==> flow/design.v <==
`timescale 1ns / 1ps
module bcd(
	input clk,
   input  [25:0] number,   
   output reg [3:0] one,
	output reg [3:0] ten,
	output reg [3:0] hundred,
	output reg [3:0] thousand,
	output reg [3:0] tenThousand,
	output reg [3:0] hundredThousand,
	output reg [3:0] mil,
	output reg [3:0] tenMil
	);
   reg [57:0] shift = 0;
   reg [4:0] count = 0;
   always @(posedge clk)begin
      if(count == 0)begin
			shift[57:26] = 0;
			shift[25:0] = number;
			count <= count + 1;
      end
		else begin
			count <= count + 1;
			if(count <= 26) begin
				if (shift[29:26] >= 5)
					shift[29:26] = shift[29:26] + 3;
				if (shift[33:30] >= 5)
					shift[33:30] = shift[33:30] + 3;
				if (shift[37:34] >= 5)
					shift[37:34] = shift[37:34] + 3;
				if (shift[41:38] >= 5)
					shift[41:38] = shift[41:38] + 3;
				if (shift[45:42] >= 5)
					shift[45:42] = shift[45:42] + 3;
				if (shift[49:46] >= 5)
					shift[49:46] = shift[49:46] + 3;
				if (shift[53:50] >= 5)
					shift[53:50] = shift[53:50] + 3;
				if (shift[57:54] >= 5)
					shift[57:54] = shift[57:54] + 3;
				shift = shift << 1;
			end
			else begin
				count <= 0;
				one = shift[29:26];
				ten = shift[33:30];
				hundred = shift[37:34];
				thousand = shift[41:38];
				tenThousand = shift[45:42];
				hundredThousand = shift[49:46];
				mil = shift[53:50];
				tenMil = shift[57:54];
			end
		end
   end
endmodule
* From RTL to reports: bcd
What the tools print for bcd, step after step. Lines are those of the file above, counted from 1. Library cell names are shortened. Not given: --
Inputs: top module bcd, clock clk, library sky130hd, library corner tt_025C_1v80

* Word-level counts
Yosys after proc, flatten, opt, wreduce and memory -nomap, before mapping. Memory bits, and registers merged into a memory's read port (data or address), are not among the register bits. Print and check cells are not counted. Equal cells are merged and count once.
Storage and ports: bits in registers 95, bits of input ports 27, output and inout bits 32, elaborated cells 46
Cells by class: add/sub/neg operators 9, magnitude comparators 9, muxes and demuxes 12, bitwise operators 2, reductions and logical operators 3
Operators by type and width (count):
- 2-to-1 mux 26 bit | 2
- >= comparator 4 x 3 -> 1 bit with constant B | 8
- adder 4 x 2 -> 4 bit with constant B | 7
- 2-to-1 mux 4 bit | 7
- 2-to-1 mux 5 bit | 2
- adder 5 x 1 -> 5 bit with constant B | 1
- less-or-equal comparator 5 bit with constant B | 1
- zero test 5 bit | 1
- adder 3 x 2 -> 3 bit with constant B | 1
- 2-to-1 mux 3 bit | 1
- NOT 1 bit | 2
- AND reduction 2 bit | 1
- nonzero test 2 bit | 1

* Longest topological paths
Longest topological path by Yosys (ltp), each cell counted once; first at word level (registers and memories cut), then after technology mapping (sequential cells cut; the memories' decode and read muxes count).
Depth: depth in word-level cells 3, ABC_AREA 0, depth in mapped cells 8, mapped depth without buffers 7

* Netlist
Yosys stat after the flow's synthesis: flattened, memories mapped to cells. It holds for the ABC_AREA given above (unset counts as 0); a run with the other value may have another netlist. The area totals of this step are shown rounded.
Mapped netlist: cells in the netlist 312, chip area (Yosys) 0.004 sq mm, area of sequential cells 0.0025 sq mm, flip-flop cells 95, buffer cells 12
Cells by type:
- edfxtp_1 | count 58, area in all 1741.67 sq um
- dfxtp_1 | count 37, area in all 740.71 sq um
- mux2_2 | count 32, area in all 360.346 sq um
- ha_1 | count 19, area in all 237.728 sq um
- o21ai_0 | count 23, area in all 115.11 sq um
- a211oi_1 | count 14, area in all 105.101 sq um
- inv_1 | count 24, area in all 90.086 sq um
- o22ai_1 | count 14, area in all 87.584 sq um
- a21o_1 | count 10, area in all 75.072 sq um
- nand3_1 | count 10, area in all 50.048 sq um
- a21oi_1 | count 9, area in all 45.043 sq um
- nor2_1 | count 12, area in all 45.043 sq um
- o21bai_1 | count 6, area in all 45.043 sq um
- nor2b_1 | count 7, area in all 43.792 sq um
- buf_2 | count 8, area in all 40.038 sq um
- buf_6 | count 3, area in all 33.782 sq um
- nor3_1 | count 6, area in all 30.029 sq um
- nor4b_4 | count 1, area in all 23.773 sq um
Not listed: further types 11, cells in them 19.

* Worst setup path after synthesis
Source: OpenSTA report_checks on the synthesized netlist (no wires, ideal clock, input and output delay 20% of the period each), path of least setup slack; recovery checks are left aside. Register names are those of the netlist, which keeps one name where synthesis merged equal registers.
Path after synthesis: path kind reg2reg, start register count[0], end register shift[0], clock period 2.68 ns, data arrival time 1.806 ns, path slack 0.473 ns, delay of the path 2.207 ns, stages on the path 7, period reached after synthesis 2.207 ns
"delay of the path" is the arrival time less input delay plus setup time. "stages on the path" counts driving pins, that of a launching flip-flop among them; a cell with two outputs on the path counts twice. "period reached after synthesis" = period - worst setup slack (recovery checks aside). The figure is calculated, with input and output delays left at 20% of the set period. Between the ends stands the longest chain of elaborated cells between them, by number of cells; it is not shown to be the way that was timed. Of several equally long chains one is given. A line is the first line of the expression or statement that the cell stems from. Yosys adds cells for indexed reads and writes and turns some case tables into memories. A register here has more assigning lines than the two given. Only ways into the end's enable, where the timed path ends, are counted here.
Between the ends, after synthesis: cell sequence dfxtp_1 inv_1 ha_1 nor2b_1 o211a_1 inv_2 clkbuf_1, length of the longest elaborated chain 2, elaborated cells between the ends (all ways) 3, RTL lines with such cells 2, those cells by class compare: 1; reduce/logical: 2
Ends and longest elaborated chain, after synthesis:
- from (decl) | RTL line 15 | reg [4:0] count = 0;
- from (assign) | RTL line 20 | count <= count + 1;
- from (assign) | RTL line 23 | count <= count + 1;
- less-or-equal comparator 5 bit | RTL line 24 | if(count <= 26) begin
- nonzero test 2 bit
- to (assign) | RTL line 19 | shift[25:0] = number;
- to (assign) | RTL line 41 | shift = shift << 1;
- to (decl) | RTL line 14 | reg [57:0] shift = 0;

* Path in the finished layout
From the final timing report of stored run 1: the path of least setup slack in the routed layout; clock arrival at registers is part of the times.
Path post-layout: path kind reg2reg, start register count[0], end register shift[8], clock period 2.32 ns, data arrival time 1.92 ns, path slack 0.51 ns, stages on the path 6
Between the ends stands the longest chain of elaborated cells between them, by number of cells; it is not shown to be the way that was timed. Of several equally long chains one is given. A register here has more assigning lines than the two given. The path ends at the data pin of a flip-flop with enable; ways to the enable are not counted.
Between the ends, post-layout: cell sequence dfxtp_1 inv_1 ha_1 nor4b_4 buf_4 mux2_2, length of the longest elaborated chain 3, elaborated cells between the ends (all ways) 4, RTL lines with such cells 2, those cells by class compare: 1; mux: 2; reduce/logical: 1
Ends and longest elaborated chain, post-layout:
- from (decl) | RTL line 15 | reg [4:0] count = 0;
- from (assign) | RTL line 20 | count <= count + 1;
- from (assign) | RTL line 23 | count <= count + 1;
- less-or-equal comparator 5 bit | RTL line 24 | if(count <= 26) begin
- 2-to-1 mux 26 bit | RTL line 24
- 2-to-1 mux 26 bit | RTL line 17 | if(count == 0)begin
- to (assign) | RTL line 19 | shift[25:0] = number;
- to (assign) | RTL line 41 | shift = shift << 1;
- to (decl) | RTL line 14 | reg [57:0] shift = 0;

Memo
Re: implementation data of bcd

2 stored runs of bcd in the flow (synthesis by Yosys, layout by OpenROAD, sky130hd cells), in arbitrary order. Constraints: input delay and output delay 20% of the set period each, output load 0.01 pF.
"time on the worst setup path" = time allowed to the worst setup path (clock period - input delay - output delay, where it has them) - its slack; a late launch clock adds to it, a late capture clock takes from it.
"power" is the tool's figure for a default switching activity; nothing was simulated.
Values from the reports are rounded here.

[stored run 1] flow files
==> flow/run.sh <==
#!/bin/bash
# the make line also repeats the synthesis and layout settings of config.mk as NAME=value (left out here)
make -C /OpenROAD-flow-scripts/flow DESIGN_CONFIG=/design/flow/config.mk WORK_HOME=/design/flow/orfs CLKGATE_MAP_FILE= finish
==> flow/config.mk <==
export PLATFORM = sky130hd
export DESIGN_NAME = bcd
export DESIGN_NICKNAME = bcd
export VERILOG_FILES = /design/flow/design.v
export SDC_FILE = /design/flow/constraint.sdc
export NUM_CORES = 4
export LEC_CHECK = 0
export CAP_MARGIN = 20
export CORE_MARGIN = 2
export CORE_UTILIZATION = 40
export SETUP_SLACK_MARGIN = 0.22
export SLEW_MARGIN = 20
==> flow/constraint.sdc <==
create_clock -name core_clock -period 2.32 [get_ports {clk}]
set_input_delay 0.4640 -clock core_clock [delete_from_list [all_inputs] [get_ports {clk}]]
set_output_delay 0.4640 -clock core_clock [all_outputs]
set_load 0.01 [all_outputs]

[stored run 1] result: smallest setup slack 0.51 ns; worst hold slack after layout 0.46 ns; area of the standard cells in the finished layout 0.0049 sq mm; time on the worst setup path 1.81 ns; kind of the worst setup path reg2reg; mapped cell area after synthesis 0.004 sq mm; total die area 0.011 sq mm; power 0.0029 W

[stored run 2] flow files
==> flow/run.sh <==
#!/bin/bash
# the make line also repeats the synthesis and layout settings of config.mk as NAME=value (left out here)
make -C /OpenROAD-flow-scripts/flow DESIGN_CONFIG=/design/flow/config.mk WORK_HOME=/design/flow/orfs CLKGATE_MAP_FILE= finish
==> flow/config.mk <==
export PLATFORM = sky130hd
export DESIGN_NAME = bcd
export DESIGN_NICKNAME = bcd
export VERILOG_FILES = /design/flow/design.v
export SDC_FILE = /design/flow/constraint.sdc
export NUM_CORES = 4
export LEC_CHECK = 0
export CAP_MARGIN = 20
export CELL_PAD_IN_SITES_GLOBAL_PLACEMENT = 1
export CORE_ASPECT_RATIO = 1.07
export CORE_MARGIN = 7
export CORE_UTILIZATION = 15
export CTS_CLUSTER_DIAMETER = 96
export GPL_ROUTABILITY_DRIVEN = 1
export MAX_ROUTING_LAYER = met5
export MIN_ROUTING_LAYER = met2
export SLEW_MARGIN = 20
==> flow/constraint.sdc <==
create_clock -name core_clock -period 3.9 [get_ports {clk}]
set_input_delay 0.7800 -clock core_clock [delete_from_list [all_inputs] [get_ports {clk}]]
set_output_delay 0.7800 -clock core_clock [all_outputs]
set_load 0.01 [all_outputs]

[stored run 2] result: worst hold slack after layout 0.46 ns; total die area 0.032 sq mm; time on the worst setup path 2.31 ns; kind of the worst setup path reg2reg; power 0.0019 W; mapped cell area after synthesis 0.004 sq mm; area of the standard cells in the finished layout 0.0053 sq mm; smallest setup slack 1.6 ns
