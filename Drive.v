==> flow/design.v <==
`timescale 1ns / 1ps
module Drive(
	input clk,
	input rst,
	input colDetect,
	input [3:0] dirControl,
	input veerSpeedPwm,
	input fullSpeedPwm,
	input hardSpeedPwm,
	input ninetySpeedPwm,
	input ninetyFastSpeedPwm,
	input [2:0] toneDir,
	output hbIn1,
	output hbIn2,
	output hbIn3,
	output hbIn4,
	output reg enableToneDetection = 0,
	output reg hbEnA,
	output reg hbEnB,
	output reg [1:0] driveState = 0,
	output reg direction = 1,
	output [1:0] junctionStateWire,
	input [1:0] leadSense
	);
parameter PWM_FULL_SPEED_PERCENT_ON = 80;
parameter PWM_HARD_SPEED_PERCENT_ON = 80;
parameter PWM_VEER_SPEED_PERCENT_ON = 42;
parameter PWM_NINETY_SPEED_PERCENT_ON = 50;
parameter PWM_NINETY_FAST_SPEED_PERCENT_ON = 80;
parameter PWM_FREQUENCY  = 80;
parameter PWM_COUNT_FREQ = 50_000_000/(PWM_FREQUENCY);
parameter PWM_COUNT_FULL_SPEED_ON   = PWM_COUNT_FREQ*PWM_FULL_SPEED_PERCENT_ON/100;
parameter PWM_COUNT_VEER_SPEED_ON   = PWM_COUNT_FREQ*PWM_VEER_SPEED_PERCENT_ON/100;
parameter PWM_COUNT_HARD_SPEED_ON   = PWM_COUNT_FREQ*PWM_HARD_SPEED_PERCENT_ON/100;
parameter PWM_COUNT_NINETY_SPEED_ON   = PWM_COUNT_FREQ*PWM_NINETY_SPEED_PERCENT_ON/100;
parameter PWM_COUNT_NINETY_FAST_SPEED_ON   = PWM_COUNT_FREQ*PWM_NINETY_FAST_SPEED_PERCENT_ON/100;
parameter DRIVE = 2'b00;
parameter COLLISION = 2'b10;
parameter JUNCTION = 2'b11;
parameter DC_PROCEED = 2'b00;
parameter DC_TURN_LEFT = 2'b01;
parameter DC_TURN_RIGHT = 2'b10;
parameter DC_STOP = 2'b11;
parameter DC_FULL = 2'b00;
parameter DC_VEER = 2'b01;
parameter DC_HARD = 2'b10;
parameter TD_FORWARD = 3'b000;
parameter TD_LEFT = 3'b001;
parameter TD_RIGHT = 3'b010;
parameter TD_REVERSE = 3'b011;
parameter TD_STOP = 3'b100;
parameter TD_HOLD = 3'b101;
parameter J_DETECT = 2'b00;
parameter J_MANEUVER = 2'b01;
parameter J_COMPLETE = 2'b10;
parameter HB_RIGHT = 4'b1010;
parameter HB_LEFT = 4'b0101;
parameter HB_STRAIGHT = 4'b0110;
parameter HB_STOP = 4'b0000;
parameter FORWARDS = 1'b1;
parameter REVERSE = 1'b0;
parameter P_IDLE = 0;
parameter P_LOAD_MESSAGE = 1;
parameter P_DC_DIR = 2;
parameter P_DIR_STATE = 3;
parameter P_DRIVE_STATE = 4;
parameter P_JUNCTION_STATE = 5;
parameter P_TONE_DIR = 6;
parameter P_CLEAR_TERM = 7;
parameter CLEAR_SCREEN_COUNT = 300;
parameter C_HOLD_DOWN_SIGNAL = 7_500_000;
parameter C_HOLD_DOWN_NO_SIGNAL = 7_000_000;
parameter C_NO_COL_PAUSE = 25_000_000;
parameter C_FORWARDS = 1;
parameter C_BACKWARDS = 0;
parameter C_NO_COL_DETECT = 0;
parameter C_VALIDATE_SIGNAL = 1;
parameter C_COLLISION_STATE = 2;
parameter C_DRIVE = 1;
parameter C_STOP = 0; 
parameter INTERSECT_TIMER = 20_000_000;  
parameter NORMAL = 3'b000;
parameter DEBOUNCE = 3'b001;
parameter CHANGE_DIR = 3'b010;
parameter CHK_INTERSECT = 3'b011;
parameter CHK_SKINNY = 3'b100;
parameter SKINNY_MAX = 25_000_000;
parameter SKINNY_LEFT = SKINNY_MAX/4;
parameter SKINNY_RIGHT = SKINNY_MAX/2+SKINNY_LEFT;
parameter SKINNY_ORIGIN = SKINNY_MAX;
parameter VEER_RIGHT = 4'b10_01;
parameter HARD_RIGHT = 4'b10_10;
parameter NINETY_RIGHT = 4'b10_11;
parameter VEER_LEFT = 4'b01_01;
parameter HARD_LEFT = 4'b01_10;
parameter NINETY_LEFT = 4'b01_11;
parameter PROCEED = 4'b00_00;
parameter STOP = 4'b11_11;
	reg [3:0] regHbRight = 0;
	reg [3:0] regHbLeft = 0;
	reg [3:0] regHbStraight = 0;
	reg [3:0] regHbDrive = 0;
	reg [1:0] junctionState = J_COMPLETE;
	reg [2:0] junctionManeuver = TD_HOLD;
	reg [26:0] junctionTimer = 0;
	reg [26:0] straightTimer =0;
	reg [25:0] colPauseCount;
	assign hbIn1 = regHbDrive[0];
	assign hbIn2 = regHbDrive[1];
	assign hbIn3 = regHbDrive[2];
	assign hbIn4 = regHbDrive[3];
	assign junctionStateWire = junctionState;
	always @(posedge clk) begin
		if (direction == FORWARDS) begin
			regHbRight <= HB_RIGHT;
			regHbLeft <= HB_LEFT;
			regHbStraight <= HB_STRAIGHT;
		end
		else if (direction == REVERSE) begin
			regHbRight <= ~HB_RIGHT;
			regHbLeft <= ~HB_LEFT;
			regHbStraight <= ~HB_STRAIGHT;
		end
		case(driveState)
			DRIVE: begin
				if(!colDetect) begin
					driveState <= COLLISION;
				end
				else if(dirControl[3:2] == DC_TURN_LEFT)begin
					if(dirControl[1:0] == DC_VEER)begin
						hbEnA <= veerSpeedPwm;
						hbEnB <= fullSpeedPwm;
						regHbDrive <= regHbStraight;
					end
					else if(dirControl[1:0] == DC_HARD) begin
						hbEnA <= veerSpeedPwm;
						hbEnB <= hardSpeedPwm;
						regHbDrive <= regHbLeft;
					end
					else if(dirControl[1:0] == DC_STOP) begin
						if (direction == FORWARDS) begin
							hbEnA <= ninetySpeedPwm;
							hbEnB <= ninetySpeedPwm;
							regHbDrive <= regHbLeft;
						end
						else if (direction == REVERSE) begin 
							hbEnA <= ninetyFastSpeedPwm;
							hbEnB <= ninetySpeedPwm;
							regHbDrive <= regHbLeft;
						end
					end
				end
				else if(dirControl[3:2] == DC_TURN_RIGHT) begin
					if(dirControl[1:0] == DC_VEER) begin
						hbEnA <= fullSpeedPwm;
						hbEnB <= veerSpeedPwm;
						regHbDrive <= regHbStraight;
					end
				   else if(dirControl[1:0] == DC_HARD) begin
						hbEnA <= hardSpeedPwm;
						hbEnB <= veerSpeedPwm;
						regHbDrive <= regHbRight;
					end 
					else if(dirControl[1:0] == DC_STOP) begin
					if (direction == FORWARDS) begin
							hbEnA <= ninetySpeedPwm;
							hbEnB <= ninetySpeedPwm;
							regHbDrive <= regHbRight;
						end
						else if (direction == REVERSE) begin 
							hbEnA <= ninetySpeedPwm;
							hbEnB <= ninetyFastSpeedPwm;
							regHbDrive <= regHbRight;
						end
					end 
				end
				else if(dirControl[3:2] == DC_PROCEED) begin
					if(dirControl[1:0] == 2'b00) begin
						hbEnA <= fullSpeedPwm;
						hbEnB <= fullSpeedPwm;
						regHbDrive <= regHbStraight;
					end
				end	
				else if(dirControl[3:2] == DC_STOP) begin
					hbEnA <= 0;
					hbEnB <= 0;
					regHbDrive <= HB_STOP;
					driveState <= JUNCTION;
				end
			end
			COLLISION: begin
				if (colDetect) begin
					colPauseCount <= colPauseCount + 1;
					if (colPauseCount == C_NO_COL_PAUSE) begin
						driveState <= DRIVE;
					end
				end
					hbEnA <= fullSpeedPwm;
					hbEnB <= fullSpeedPwm;
					regHbDrive <= HB_STOP;
			end
			JUNCTION: begin
				case(junctionState)
					J_DETECT: begin
						enableToneDetection <= 1;
						if(toneDir == TD_FORWARD)begin
							junctionState <= J_MANEUVER;
							junctionManeuver <= TD_FORWARD;
							direction <= FORWARDS;
						end
						else if(toneDir == TD_LEFT)begin
							junctionState <= J_MANEUVER;
							junctionManeuver <= TD_LEFT;
							junctionTimer <= 0;
						end
						else if(toneDir == TD_RIGHT)begin
							junctionState <= J_MANEUVER;
							junctionManeuver <= TD_RIGHT;
						end
						else if(toneDir == TD_REVERSE)begin
							junctionState <= J_MANEUVER;
							junctionManeuver <= TD_REVERSE;
							direction <= REVERSE;
						end
						else if(toneDir == TD_STOP)begin
							junctionState <= J_MANEUVER;
							junctionManeuver <= TD_STOP;
						end
						else if(toneDir == TD_HOLD)begin
						end
					end
					J_MANEUVER: begin
						enableToneDetection <= 0;
						if(junctionManeuver == TD_FORWARD)begin
							junctionTimer <= junctionTimer +1;
							if(junctionTimer < 50_000_000)begin
								hbEnA <= fullSpeedPwm;
								hbEnB <= fullSpeedPwm;
								regHbDrive <= regHbStraight;
								if(leadSense)begin
									driveState <= DRIVE;
									junctionState <= J_COMPLETE;
									junctionTimer <= 0;
								end
							end
							else begin
								junctionTimer <= 0;
								junctionState <= J_COMPLETE;
								driveState <= DRIVE;
							end
						end
						else if(junctionManeuver == TD_LEFT)begin
							junctionTimer <= junctionTimer +1;
							if(junctionTimer < 75_000_000)begin
								hbEnA <= ninetySpeedPwm;
								hbEnB <= ninetySpeedPwm;
								regHbDrive <= regHbLeft;
							end
							else if(straightTimer < 50_000_000)begin
								hbEnA <= fullSpeedPwm;
								hbEnB <= fullSpeedPwm;
								regHbDrive <= regHbStraight;
								if(leadSense)begin
									driveState <= DRIVE;
									junctionState <= J_COMPLETE;
									junctionTimer <= 0;
									straightTimer <= 0;
								end
							end
							else begin
								junctionTimer <= 0;
								straightTimer <= 0;
								junctionState <= J_COMPLETE;
								driveState <= DRIVE;
							end
						end
						else if(junctionManeuver == TD_RIGHT)begin
							junctionTimer <= junctionTimer +1;
							if(junctionTimer < 75_000_000)begin
								hbEnA <= ninetySpeedPwm;
								hbEnB <= ninetySpeedPwm;
								regHbDrive <= regHbRight;
							end
							else if(straightTimer < 50_000_000)begin
								hbEnA <= fullSpeedPwm;
								hbEnB <= fullSpeedPwm;
								regHbDrive <= regHbStraight;
								if(leadSense)begin
									driveState <= DRIVE;
									junctionState <= J_COMPLETE;
									junctionTimer <= 0;
									straightTimer <= 0;
								end
							end
							else begin
								junctionTimer <= 0;
								straightTimer <= 0;
								junctionState <= J_COMPLETE;
								driveState <= DRIVE;
							end
						end
						else if(junctionManeuver == TD_REVERSE)begin
							junctionTimer <= junctionTimer +1;
							if(junctionTimer < 50_000_000)begin
								hbEnA <= fullSpeedPwm;
								hbEnB <= fullSpeedPwm;
								regHbDrive <= regHbStraight;
								if(leadSense)begin
									driveState <= DRIVE;
									junctionState <= J_COMPLETE;
									junctionTimer <= 0;
									straightTimer <= 0;
								end
							end
							else begin
								junctionTimer <= 0;
								junctionState <= J_COMPLETE;
								driveState <= DRIVE;
							end
						end
						else if(junctionManeuver == TD_STOP)begin
							junctionTimer <= junctionTimer +1;
							if(junctionTimer < 25_000_000)begin
								hbEnA <= fullSpeedPwm;
								hbEnB <= fullSpeedPwm;
								regHbDrive <= HB_STOP;
							end
							else begin
								junctionTimer <= 0;
								junctionState <= J_COMPLETE;
								driveState <= DRIVE;
							end			
						end
						else begin
							junctionTimer <= 0;
							junctionState <= J_COMPLETE;
							junctionManeuver <= 5;
						end
					end
					J_COMPLETE: begin
						junctionState <= J_DETECT;
					end
				endcase
			end
		endcase
	end
endmodule
# Reports on Drive

What the tools print for Drive, step after step.
Line numbers count from 1 in the design file above.
Operators carry their Yosys type and port widths (W data, S select, Z words).
A cell with - has no value.

Top module: Drive
Clock port: clk
Standard-cell library: sky130hd
Timing corner: tt_025C_1v80

# Elaborated design

Counts by Yosys on the flattened word-level netlist (proc, flatten, opt, wreduce; memories kept). Register bits leave out memories and registers merged into their read ports (data or address). Print and check cells are left out. Cells with the same type and inputs are merged into one.

Register bits: 107
Output and inout port bits: 12
Word-level cells: 218

Add/sub/neg operators: 2
$lt $le $gt $ge: 4
Eq/ne operators: 45
Multiplexer cells: 130
Bitwise logic cells: 1
Reduce/logical cells: 22

Operators by type and width:

| operator                | count |
| $mux W27                | 19 |
| $mux W4                 | 23 |
| $mux W2                 | 33 |
| $lt A27 B26 Y1 const B  | 2 |
| $pmux W27 S2            | 1 |
| $mux W1                 | 37 |
| $mux W3                 | 10 |
| $add A27 B1 Y27 const B | 1 |
| $lt A27 B25 Y1 const B  | 1 |
| $lt A27 B27 Y1 const B  | 1 |
| $ne A2 B2 Y1 const B    | 13 |
| $add A26 B1 Y26 const B | 1 |
| $eq A26 B25 Y1 const B  | 1 |
| $ne A6 B6 Y1 const B    | 4 |
| $ne A5 B5 Y1 const B    | 4 |
| $eq A2 B2 Y1 const B    | 7 |
| $eq A3 B2 Y1 const B    | 4 |
| $ne A3 B3 Y1 const B    | 4 |
| $reduce_bool A3 Y1      | 4 |
| $pmux W4 S3             | 1 |
| $pmux W2 S3             | 2 |
| $reduce_and A10 Y1      | 1 |
| $reduce_and A5 Y1       | 2 |
| $reduce_and A9 Y1       | 1 |
| $logic_not A2 Y1        | 4 |
| $reduce_and A4 Y1       | 2 |
| $reduce_and A8 Y1       | 1 |
| $ne A7 B7 Y1 const B    | 1 |

Not listed: further kinds 10, cells in them 19.

# Depth

Longest topological path by Yosys (ltp), each cell counted once; first at word level (registers and memories cut), then after technology mapping (sequential cells cut; the memories' decode and read muxes count).

Word-level depth: 9
ABC_AREA: 0
Mapped depth: 9
Gate-level depth less buffers: 8

# Mapped cells and area

Yosys stat after the flow's synthesis: flattened, memories mapped to cells. It holds for the ABC_AREA given above (unset counts as 0); a run with the other value may have another netlist.

Mapped cells: 495
Synthesis area: 5246.3 sq um
Area of sequential cells: 2682.6 sq um
Flip-flop cells: 90

Cells by type:

| cell type                 | count | area in all (sq um) |
| sky130_fd_sc_hd__edfxtp_1 | 88    | 2.64E+03 |
| sky130_fd_sc_hd__xnor2_1  | 32    | 280.269 |
| sky130_fd_sc_hd__nor2_1   | 54    | 202.694 |
| sky130_fd_sc_hd__xor2_1   | 18    | 157.651 |
| sky130_fd_sc_hd__ha_1     | 11    | 137.632 |
| sky130_fd_sc_hd__and2_1   | 21    | 131.376 |
| sky130_fd_sc_hd__a21oi_1  | 23    | 115.11 |
| sky130_fd_sc_hd__nand3_1  | 22    | 110.106 |
| sky130_fd_sc_hd__nand2_1  | 29    | 108.854 |
| sky130_fd_sc_hd__inv_1    | 26    | 97.594 |
| sky130_fd_sc_hd__o21ai_0  | 17    | 85.082 |
| sky130_fd_sc_hd__nand4_1  | 13    | 81.328 |
| sky130_fd_sc_hd__and3_1   | 10    | 62.56 |
| sky130_fd_sc_hd__nor2_2   | 10    | 62.56 |
| sky130_fd_sc_hd__mux2i_1  | 6     | 60.058 |
| sky130_fd_sc_hd__nor3_1   | 11    | 55.053 |
| sky130_fd_sc_hd__a21o_1   | 7     | 52.55 |
| sky130_fd_sc_hd__clkbuf_1 | 13    | 48.797 |

Other cell types: 44; their cells: 84.

# Timing after synthesis

Path of least setup slack by OpenSTA after synthesis, without wires, with an ideal clock, recovery checks aside; 20% of the period is set as input and as output delay. Where synthesis merged equal registers, the netlist keeps one of their names.

Path type: input to register
Start: input toneDir[2]
End: register junctionTimer[0]
Period: 4480 ps
Input delay: 896 ps
Library setup time: 445 ps
Data arrival time: 2920 ps
Required time: 4035 ps
Path slack: 1115 ps
Delay of the path: 2469 ps
Driving pins on the path: 3
Path buffers: 0
Synthesis period reached: 3365 ps

"delay of the path" is the arrival time less input delay plus setup time.
"driving pins on the path" counts driving pins, that of a launching flip-flop among them; a cell with two outputs on the path counts twice.
"synthesis period reached" = period - worst setup slack (recovery checks aside). The figure is calculated, with input and output delays left at 20% of the set period.
The rows between start and end are the longest chain of elaborated cells between them; the timing report does not say that the signal goes this way. Where chains are equally long, one stands for them.
A line is the first line of the expression or statement that the cell stems from. Yosys adds cells for indexed reads and writes and turns some case tables into memories.
A register here has more assigning lines than the two given.
The path ends at the enable pin of a flip-flop; only ways to that pin are counted.

Cells stage by stage: sky130_fd_sc_hd__nor2_1 -> sky130_fd_sc_hd__a21oi_1 -> sky130_fd_sc_hd__nor3_1
Length of the longest elaborated chain: 3
Elaborated cells on any way between the ends: 5

Ends and longest elaborated chain, post-synthesis:

| element           | RTL line | text |
| from (decl)       | 12       | `input [2:0] toneDir,` |
| $eq A3 B1 Y1      | 211      | `else if(toneDir == TD_LEFT)begin` |
| $ne A2 B2 Y1      | -        |  |
| $reduce_and A4 Y1 | -        |  |
| to (assign)       | 235      | `junctionTimer <= junctionTimer +1;` |
| to (assign)       | 253      | `junctionTimer <= junctionTimer +1;` |
| to (decl)         | 105      | `reg [26:0] junctionTimer = 0;` |

# Timing after layout

From the final timing report of run 1: the path of least setup slack in the routed layout; clock arrival at registers is part of the times.
The path's times are printed in steps of 10 ps; the period is the one set.

Path type: input to register
Start: input dirControl[1]
End: register regHbDrive[1]
Period: 4570 ps
Input delay: 910 ps
Library setup time: 370 ps
Data arrival time: 3030 ps
Required time: 4540 ps
Path slack: 1510 ps
Driving pins on the path: 8
Path buffers: 1

The rows between start and end are the longest chain of elaborated cells between them; the timing report does not say that the signal goes this way. Where chains are equally long, one stands for them.
A register here has more assigning lines than the two given.
The path ends at the enable pin of a flip-flop; only ways to that pin are counted.

Cells stage by stage: sky130_fd_sc_hd__clkdlybuf4s50_1 -> sky130_fd_sc_hd__inv_1 -> sky130_fd_sc_hd__ha_1 -> sky130_fd_sc_hd__nand2b_1 -> sky130_fd_sc_hd__o22ai_1 -> sky130_fd_sc_hd__nand2b_1 -> sky130_fd_sc_hd__a41oi_1 -> sky130_fd_sc_hd__a21oi_1
Length of the longest elaborated chain: 3
Elaborated cells on any way between the ends: 8

Ends and longest elaborated chain, post-layout:

| element           | RTL line | text |
| from (decl)       | 6        | `input [3:0] dirControl,` |
| $eq A2 B1 Y1      | 154      | `if(dirControl[1:0] == DC_VEER) begin` |
| $ne A5 B5 Y1      | -        |  |
| $reduce_and A9 Y1 | -        |  |
| to (assign)       | 149      | `regHbDrive <= regHbLeft;` |
| to (assign)       | 157      | `regHbDrive <= regHbStraight;` |
| to (decl)         | 102      | `reg [3:0] regHbDrive = 0;` |

## Implementation results

Flow measurements of Drive on sky130hd: 2 stored runs with different settings, listed in no order. Input and output delays are each 20% of the period that was set; the output load is 0.01 pF.
"clock period reached": clock period set for the run, less the worst setup slack. It is reckoned from that one timing run; input and output delays stay at 20% of the period that was set.
"allowed time less slack (worst setup path)": the worst setup path's part of the clock period (all of it between registers, 20% less for each end at a port) less its slack. A launch clock that arrives late makes it longer, a capture clock that arrives late makes it shorter.
By "total power after layout" is meant OpenSTA's value without simulated activity: inputs other than the clock are taken to toggle once in ten clock periods, and the tool carries that through the logic.
"allowed time less slack (worst setup path)" is given in steps of 10 ps.

## Run 1

==> flow/run.sh <==
#!/bin/bash
# the make line also repeats the synthesis and layout settings of config.mk as NAME=value (left out here)
make -C /OpenROAD-flow-scripts/flow DESIGN_CONFIG=/design/flow/config.mk WORK_HOME=/design/flow/orfs CLKGATE_MAP_FILE= finish
==> flow/config.mk <==
export PLATFORM = sky130hd
export DESIGN_NAME = Drive
export DESIGN_NICKNAME = Drive
export VERILOG_FILES = /design/flow/design.v
export SDC_FILE = /design/flow/constraint.sdc
export NUM_CORES = 4
export LEC_CHECK = 0
export CAP_MARGIN = 20
export CELL_PAD_IN_SITES_GLOBAL_PLACEMENT = 1
export CORE_ASPECT_RATIO = 0.9
export CORE_MARGIN = 3
export CORE_UTILIZATION = 18
export CTS_CLUSTER_SIZE = 65
export PLACE_DENSITY = 0.47
export SETUP_SLACK_MARGIN = 0.35
export SLEW_MARGIN = 20
export TNS_END_PERCENT = 5
==> flow/constraint.sdc <==
create_clock -name core_clock -period 4.57 [get_ports {clk}]
set_input_delay 0.9140 -clock core_clock [delete_from_list [all_inputs] [get_ports {clk}]]
set_output_delay 0.9140 -clock core_clock [all_outputs]
set_load 0.01 [all_outputs]

| result of run 1 | value |
|---|---|
| full die area | 31233.0 sq um |
| worst slack on setup checks | 1506 ps |
| standard-cell area after layout | 6213.5 sq um |
| mapped cell area after synthesis | 5246.3 sq um |
| setup total negative slack | 0 ps |
| utilization after routing | 0.22 |
| clock period reached | 3064 ps |
| total power after layout | 1.770 mW |
| worst hold slack in the final report | 561 ps |
| allowed time less slack (worst setup path) | 2150 ps |
| critical path kind | input to register |

## Run 2

==> flow/run.sh <==
#!/bin/bash
# the make line also repeats the synthesis and layout settings of config.mk as NAME=value (left out here)
make -C /OpenROAD-flow-scripts/flow DESIGN_CONFIG=/design/flow/config.mk WORK_HOME=/design/flow/orfs CLKGATE_MAP_FILE= finish
==> flow/config.mk <==
export PLATFORM = sky130hd
export DESIGN_NAME = Drive
export DESIGN_NICKNAME = Drive
export VERILOG_FILES = /design/flow/design.v
export SDC_FILE = /design/flow/constraint.sdc
export NUM_CORES = 4
export LEC_CHECK = 0
export CAP_MARGIN = 20
export CORE_ASPECT_RATIO = 0.63
export CORE_MARGIN = 2
export CORE_UTILIZATION = 39
export CTS_CLUSTER_SIZE = 49
export GPL_ROUTABILITY_DRIVEN = 1
export PLACE_DENSITY = 0.48
export SETUP_SLACK_MARGIN = 1.1
export SLEW_MARGIN = 15
==> flow/constraint.sdc <==
create_clock -name core_clock -period 5.84 [get_ports {clk}]
set_input_delay 1.1680 -clock core_clock [delete_from_list [all_inputs] [get_ports {clk}]]
set_output_delay 1.1680 -clock core_clock [all_outputs]
set_load 0.01 [all_outputs]

| result of run 2 | value |
|---|---|
| full die area | 14421.0 sq um |
| worst slack on setup checks | 2731 ps |
| standard-cell area after layout | 5987.0 sq um |
| mapped cell area after synthesis | 5246.3 sq um |
| setup total negative slack | 0 ps |
| utilization after routing | 0.457 |
| clock period reached | 3109 ps |
| total power after layout | 1.396 mW |
| worst hold slack in the final report | 461 ps |
| allowed time less slack (worst setup path) | 1940 ps |
| critical path kind | input to register |
