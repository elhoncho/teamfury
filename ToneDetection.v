==> flow/design.v <==
`timescale 1ns / 1ps
module ToneDetection(
	 input clk,
	 input rst,
	 input enableToneDetection,
	 input pushBtn1,
	 input pushBtn2,
	 input pushBtn3,
	 input pushBtn4,
	 input rawBandPass1k,
	 input rawBandPass1_5k,
	 input rawBandPass2k,
	 input rawBandPass2_5k,
	 input rawBandPass3k,
	 output reg [2:0] toneDir,
	 output reg [25:0] rightCount = 0
    );
parameter PWM_FULL_SPEED_PERCENT_ON = 80;
parameter PWM_HARD_SPEED_PERCENT_ON = 80;
parameter PWM_VEER_SPEED_PERCENT_ON = 42;
parameter PWM_NINETY_SPEED_PERCENT_ON = 50;
parameter PWM_NINETY_FAST_SPEED_PERCENT_ON = 80;
parameter PWM_FREQUENCY  = 80;
parameter PWM_COUNT_FREQ = 50_000_000/(PWM_FREQUENCY);
parameter PWM_COUNT_FULL_SPEED_ON   = PWM_COUNT_FREQ*PWM_FULL_SPEED_PERCENT_ON/100;
parameter PWM_COUNT_VEER_SPEED_ON   = PWM_COUNT_FREQ*PWM_VEER_SPEED_PERCENT_ON/100;
parameter PWM_COUNT_HARD_SPEED_ON   = PWM_COUNT_FREQ*PWM_HARD_SPEED_PERCENT_ON/100;
parameter PWM_COUNT_NINETY_SPEED_ON   = PWM_COUNT_FREQ*PWM_NINETY_SPEED_PERCENT_ON/100;
parameter PWM_COUNT_NINETY_FAST_SPEED_ON   = PWM_COUNT_FREQ*PWM_NINETY_FAST_SPEED_PERCENT_ON/100;
parameter DRIVE = 2'b00;
parameter COLLISION = 2'b10;
parameter JUNCTION = 2'b11;
parameter DC_PROCEED = 2'b00;
parameter DC_TURN_LEFT = 2'b01;
parameter DC_TURN_RIGHT = 2'b10;
parameter DC_STOP = 2'b11;
parameter DC_FULL = 2'b00;
parameter DC_VEER = 2'b01;
parameter DC_HARD = 2'b10;
parameter TD_FORWARD = 3'b000;
parameter TD_LEFT = 3'b001;
parameter TD_RIGHT = 3'b010;
parameter TD_REVERSE = 3'b011;
parameter TD_STOP = 3'b100;
parameter TD_HOLD = 3'b101;
parameter J_DETECT = 2'b00;
parameter J_MANEUVER = 2'b01;
parameter J_COMPLETE = 2'b10;
parameter HB_RIGHT = 4'b1010;
parameter HB_LEFT = 4'b0101;
parameter HB_STRAIGHT = 4'b0110;
parameter HB_STOP = 4'b0000;
parameter FORWARDS = 1'b1;
parameter REVERSE = 1'b0;
parameter P_IDLE = 0;
parameter P_LOAD_MESSAGE = 1;
parameter P_DC_DIR = 2;
parameter P_DIR_STATE = 3;
parameter P_DRIVE_STATE = 4;
parameter P_JUNCTION_STATE = 5;
parameter P_TONE_DIR = 6;
parameter P_CLEAR_TERM = 7;
parameter CLEAR_SCREEN_COUNT = 300;
parameter C_HOLD_DOWN_SIGNAL = 7_500_000;
parameter C_HOLD_DOWN_NO_SIGNAL = 7_000_000;
parameter C_NO_COL_PAUSE = 25_000_000;
parameter C_FORWARDS = 1;
parameter C_BACKWARDS = 0;
parameter C_NO_COL_DETECT = 0;
parameter C_VALIDATE_SIGNAL = 1;
parameter C_COLLISION_STATE = 2;
parameter C_DRIVE = 1;
parameter C_STOP = 0; 
parameter INTERSECT_TIMER = 20_000_000;  
parameter NORMAL = 3'b000;
parameter DEBOUNCE = 3'b001;
parameter CHANGE_DIR = 3'b010;
parameter CHK_INTERSECT = 3'b011;
parameter CHK_SKINNY = 3'b100;
parameter SKINNY_MAX = 25_000_000;
parameter SKINNY_LEFT = SKINNY_MAX/4;
parameter SKINNY_RIGHT = SKINNY_MAX/2+SKINNY_LEFT;
parameter SKINNY_ORIGIN = SKINNY_MAX;
parameter VEER_RIGHT = 4'b10_01;
parameter HARD_RIGHT = 4'b10_10;
parameter NINETY_RIGHT = 4'b10_11;
parameter VEER_LEFT = 4'b01_01;
parameter HARD_LEFT = 4'b01_10;
parameter NINETY_LEFT = 4'b01_11;
parameter PROCEED = 4'b00_00;
parameter STOP = 4'b11_11;
	reg [25:0] stopCount = 0;
	reg [25:0] forwardCount = 0;
	reg [25:0] leftCount = 0;
	reg [25:0] reverseCount = 0;
	reg [25:0] straightCount = 0;
	reg bandPass1k;
	reg bandPass1_5k;
	reg bandPass2k;
	reg bandPass2_5k;
	reg bandPass3k;
	reg bufferBandPass1k;
	reg bufferBandPass1_5k;
	reg bufferBandPass2k;
	reg bufferBandPass2_5k;
	reg bufferBandPass3k;
	always@(posedge clk)begin
		bufferBandPass1k <= rawBandPass1k;
		bufferBandPass1_5k <= rawBandPass1_5k;
		bufferBandPass2k <= rawBandPass2k;
		bufferBandPass2_5k <= rawBandPass2_5k;
		bufferBandPass3k <= rawBandPass3k;
		bandPass1k <= bufferBandPass1k;
		bandPass1_5k <= bufferBandPass1_5k;
		bandPass2k <= bufferBandPass2k;
		bandPass2_5k <= bufferBandPass2_5k;
		bandPass3k <= bufferBandPass3k;
		if(enableToneDetection)begin
			if(bandPass1k)begin
				stopCount <= stopCount + 1;
				if(stopCount == 25_000_000)begin
					toneDir <= TD_STOP;
					stopCount <= 0;
					forwardCount <= 0;
					leftCount <= 0;
					rightCount <= 0;
					reverseCount <= 0;
					straightCount <= 0;
				end
			end
			else if(pushBtn1 || bandPass1_5k)begin
				straightCount <= straightCount + 1;
				if(straightCount == 25_000_000)begin
					toneDir <= TD_FORWARD;
					stopCount <= 0;
					forwardCount <= 0;
					leftCount <= 0;
					rightCount <= 0;
					reverseCount <= 0;
					straightCount <= 0;
				end
			end
			else if(pushBtn2 || bandPass2k)begin
				leftCount <= leftCount + 1;
				if(leftCount == 25_000_000)begin
					toneDir <= TD_LEFT;
					stopCount <= 0;
					forwardCount <= 0;
					leftCount <= 0;
					rightCount <= 0;
					reverseCount <= 0;
					straightCount <= 0;
				end
			end
			else if(pushBtn3 || bandPass2_5k)begin
				rightCount <= rightCount + 1;
				if(rightCount == 25_000_000)begin
					toneDir <= TD_RIGHT;
					stopCount <= 0;
					forwardCount <= 0;
					leftCount <= 0;
					rightCount <= 0;
					reverseCount <= 0;
					straightCount <= 0;
				end
			end
			else if(pushBtn4 || bandPass3k)begin
				reverseCount <= reverseCount + 1;
				if(reverseCount == 25_000_000)begin
					toneDir <= TD_REVERSE;
					stopCount <= 0;
					forwardCount <= 0;
					leftCount <= 0;
					rightCount <= 0;
					reverseCount <= 0;
					straightCount <= 0;
				end
			end
		end
		else begin
			toneDir <= TD_HOLD;
			stopCount <= 0;
			forwardCount <= 0;
			leftCount <= 0;
			rightCount <= 0;
			reverseCount <= 0;
			straightCount <= 0;
		end
	end
endmodule
### Step by step through the tools: ToneDetection

What the tools print for ToneDetection, step after step.
Lines are those of the file above, counted from 1.
Library cell names are shortened.
The mark - stands for no value.

| set-up | value |
|---|---|
| design top | ToneDetection |
| clock port | clk |
| library | sky130hd |
| timing corner | tt_025C_1v80 |

### Word-level counts

Counts by Yosys on the flattened word-level netlist (proc, flatten, opt, wreduce; memories kept). Register bits leave out memories and registers merged into their read ports (data or address). Print and check cells are left out. Cells with the same type and inputs are merged into one.

| storage and ports | value |
|---|---|
| register bits after elaboration | 143 |
| bits of input ports | 12 |
| output and inout port bits | 29 |
| elaborated cells | 81 |

| operators by class | value |
|---|---|
| add/subtract/negate cells | 5 |
| equality and inequality tests | 9 |
| muxes and demuxes | 39 |
| reductions and logical operators | 12 |

Operators by type and width:

| operator | count |
|---|---|
| 26-bit 2-to-1 mux | 29 |
| 26-bit by 1-bit adder with 26-bit output (second input constant) | 5 |
| 26-bit by 25-bit == test with 1-bit output (second input constant) | 5 |
| 3-bit 2-to-1 mux | 10 |
| 5-bit AND reduction | 5 |
| 5-bit nonzero test | 2 |
| 6-bit AND reduction | 1 |
| 5-bit by 4-bit inequality test with 1-bit output (second input constant) | 1 |
| 1-bit logical OR | 4 |
| 4-bit by 3-bit inequality test with 1-bit output (second input constant) | 1 |
| 3-bit by 2-bit inequality test with 1-bit output (second input constant) | 1 |
| 2-bit by 1-bit inequality test with 1-bit output (second input constant) | 1 |

### Logic depth

Yosys ltp: most cells in a row. Word level: on the elaborated netlist, between registers, memories and ports. Mapped: between sequential cells and ports; inverters and the memories' decode and read muxes count.

| logic depth | value |
|---|---|
| word-level depth | 7 |
| ABC_AREA | 0 |
| gate-level depth with buffers | 11 |
| depth with buffers taken out | 8 |

### Netlist

The flow's flattened synthesis, as Yosys stat reports it; memories are mapped. The netlist is that of the ABC_AREA named above (0 if unset); the other value can give another one.

Cell types:

| type | count |
|---|---|
| dfxtp_1 | 143 |
| a21oi_1 | 114 |
| or4_1 | 71 |
| o31ai_1 | 63 |
| or3_1 | 48 |
| nand3_1 | 55 |
| o21ai_0 | 51 |
| nand2_1 | 62 |
| nand4_1 | 35 |
| clkbuf_1 | 51 |
| nor2_1 | 42 |
| ha_1 | 10 |
| inv_1 | 29 |
| and4_1 | 12 |
| o311ai_0 | 10 |
| o41ai_1 | 10 |
| and3_1 | 12 |
| nor4b_1 | 6 |

Not listed: further types 34, cells in them 84.

| synthesis totals | value |
|---|---|
| cell count | 908 |
| mapped area | 7365.8 um2 |
| sequential area | 2862.7 um2 |
| flip-flop cells | 143 |
| buffers | 60 |

### Timing after synthesis

OpenSTA on the mapped netlist: ideal clock, no wires. The path of least setup slack (recovery checks aside). Input and output delay are each 20% of the period. Register names are those of the netlist, which keeps one name where synthesis merged equal registers.

| timing path after synthesis | value |
|---|---|
| path type | input port to flip-flop |
| from | input pushBtn1 |
| to | register straightCount[1] |
| period | 2.94 ns |
| library setup time | 0.128 ns |
| launch time at the first pin | 0.588 ns |
| arrival | 2.399 ns |
| setup slack | 0.414 ns |
| path delay | 1.939 ns |
| stages | 8 |
| path buffers | 2 |
| synthesis period reached | 2.526 ns |

"path delay" is the arrival time less input delay plus setup time.
"stages" counts driving pins, that of a launching flip-flop among them; a cell with two outputs on the path counts twice.
"synthesis period reached" is the clock period less the worst setup slack; recovery checks do not enter. This is arithmetic on one report: input and output delays are still those of the set period (20% each).
The rows between start and end are the longest chain of elaborated cells between them; the timing report does not say that the signal goes this way. Where chains are equally long, one stands for them.
A line is the first line of the expression or statement that the cell stems from. Yosys adds cells for indexed reads and writes and turns some case tables into memories.
At most two assigning lines are given for a register; there are more.

| between the ends, after synthesis | value |
|---|---|
| path through | or3_1 -> nor4_2 -> o41ai_4 -> nand4_1 -> clkbuf_1 -> clkbuf_1 -> mux2i_1 -> nor2_1 |
| cells in the longest elaborated chain | 3 |
| elaborated cells on any way between the ends | 8 |
| classes of those cells | eq/ne: 2; mux: 2; reduce/logical: 4 |

RTL lines, path after synthesis:

| item | line | text |
|---|---|---|
| from (decl) | 6 | `input pushBtn1,` |
| 1-bit logical OR | 131 | `else if(pushBtn1 \|\| bandPass1_5k)begin` |
| 26-bit 2-to-1 mux | 131 |  |
| 26-bit 2-to-1 mux | 119 | `if(bandPass1k)begin` |
| to (assign) | 128 | `straightCount <= 0;` |
| to (assign) | 132 | `straightCount <= straightCount + 1;` |
| to (decl) | 96 | `reg [25:0] straightCount = 0;` |

### Path in the finished layout

Path of least setup slack in the final report of run A (OpenROAD, finished layout, wires in). Where an end is a register, its clock arrival counts in the times.

| timing path after layout | value |
|---|---|
| path type | flip-flop to flip-flop |
| from | register rightCount[1] |
| to | register stopCount[8] |
| period | 2.74 ns |
| library setup time | 0.06 ns |
| launch time at the first pin | 0.43 ns |
| arrival | 3.07 ns |
| setup slack | 0.04 ns |
| stages | 11 |
| path buffers | 2 |

The rows between start and end are the longest chain of elaborated cells between them; the timing report does not say that the signal goes this way. Where chains are equally long, one stands for them.
At most two assigning lines are given for a register; there are more.

| between the ends, after layout | value |
|---|---|
| path through | dfxtp_2 -> inv_1 -> ha_4 -> or4bb_4 -> nor3_4 -> a31o_4 -> nand4_1 -> buf_4 -> clkbuf_16 -> or4_1 -> a21oi_1 |
| cells in the longest elaborated chain | 6 |
| elaborated cells on any way between the ends | 8 |
| classes of those cells | eq/ne: 2; mux: 5; reduce/logical: 1 |

RTL lines, path after layout:

| item | line | text |
|---|---|---|
| from (decl) | 16 | `output reg [25:0] rightCount = 0` |
| from (assign) | 126 | `rightCount <= 0;` |
| from (assign) | 156 | `rightCount <= rightCount + 1;` |
| 26-bit by 25-bit == test with 1-bit output | 157 | `if(rightCount == 25_000_000)begin` |
| 26-bit 2-to-1 mux | 157 |  |
| 26-bit 2-to-1 mux | 155 | `else if(pushBtn3 \|\| bandPass2_5k)begin` |
| 26-bit 2-to-1 mux | 143 | `else if(pushBtn2 \|\| bandPass2k)begin` |
| 26-bit 2-to-1 mux | 131 | `else if(pushBtn1 \|\| bandPass1_5k)begin` |
| 26-bit 2-to-1 mux | 119 | `if(bandPass1k)begin` |
| to (assign) | 120 | `stopCount <= stopCount + 1;` |
| to (assign) | 123 | `stopCount <= 0;` |
| to (decl) | 92 | `reg [25:0] stopCount = 0;` |

Appendix: measured runs

Flow measurements of ToneDetection on sky130hd: 2 stored runs with different settings, listed in no order. Input and output delays are each 20% of the period that was set; the output load is 0.01 pF.
By "period reached" is meant the clock period of the run minus its worst setup slack. This is arithmetic on one report: input and output delays are still those of the set period (20% each).
"worst setup path time" is the time allowed to the run's worst setup path (the clock period less input and output delay, where it has them) less its slack. Clock arrival times count: a late capture clock shortens it, a late launch clock lengthens it.
By "total power of the final layout" is meant OpenSTA's value without simulated activity: inputs other than the clock are taken to toggle once in ten clock periods, and the tool carries that through the logic.

#### Run A

| setting | value |
|---|---|
| period_ns | `2.74` |
| CORE_UTILIZATION | `45` |
| SETUP_SLACK_MARGIN | `0.66` |
| PLACE_DENSITY_LB_ADDON | `0.1` |
| CORE_ASPECT_RATIO | `1.08` |
| ABC_AREA | `0` |
| GPL_ROUTABILITY_DRIVEN | `0` |
| CTS_CLUSTER_DIAMETER | `163` |
| MAX_ROUTING_LAYER | `met4` |
| CAP_MARGIN | `20` |
| CORE_MARGIN | `2` |
| SLEW_MARGIN | `20` |

| result | value |
|---|---|
| die outline area | 17409.0 um2 |
| period reached | 2.702 ns |
| worst setup path time | 2.70 ns |
| kind of the worst setup path | flip-flop to flip-flop |
| post-synthesis cell area | 7365.8 um2 |
| setup slack of the worst path | 0.038 ns |
| total power of the final layout | 5.058 mW |
| smallest hold slack | 0.326 ns |
| utilization in the final report | 0.75 |
| total negative slack on setup checks | 0.000 ns |

#### Run B

| setting | value |
|---|---|
| period_ns | `2.69` |
| CORE_UTILIZATION | `58` |
| SETUP_SLACK_MARGIN | `0.73` |
| PLACE_DENSITY_LB_ADDON | `0.02` |
| CELL_PAD_IN_SITES_GLOBAL_PLACEMENT | `1` |
| GPL_ROUTABILITY_DRIVEN | `0` |
| CTS_CLUSTER_SIZE | `20` |
| MAX_ROUTING_LAYER | `met5` |
| CAP_MARGIN | `20` |
| CORE_MARGIN | `2` |
| SLEW_MARGIN | `20` |

| result | value |
|---|---|
| die outline area | 13616.6 um2 |
| period reached | 3.213 ns |
| worst setup path time | 3.21 ns |
| kind of the worst setup path | flip-flop to flip-flop |
| post-synthesis cell area | 7365.8 um2 |
| setup slack of the worst path | -0.523 ns |
| total power of the final layout | 5.182 mW |
| smallest hold slack | 0.324 ns |
| utilization in the final report | 0.877 |
| total negative slack on setup checks | -25.401 ns |
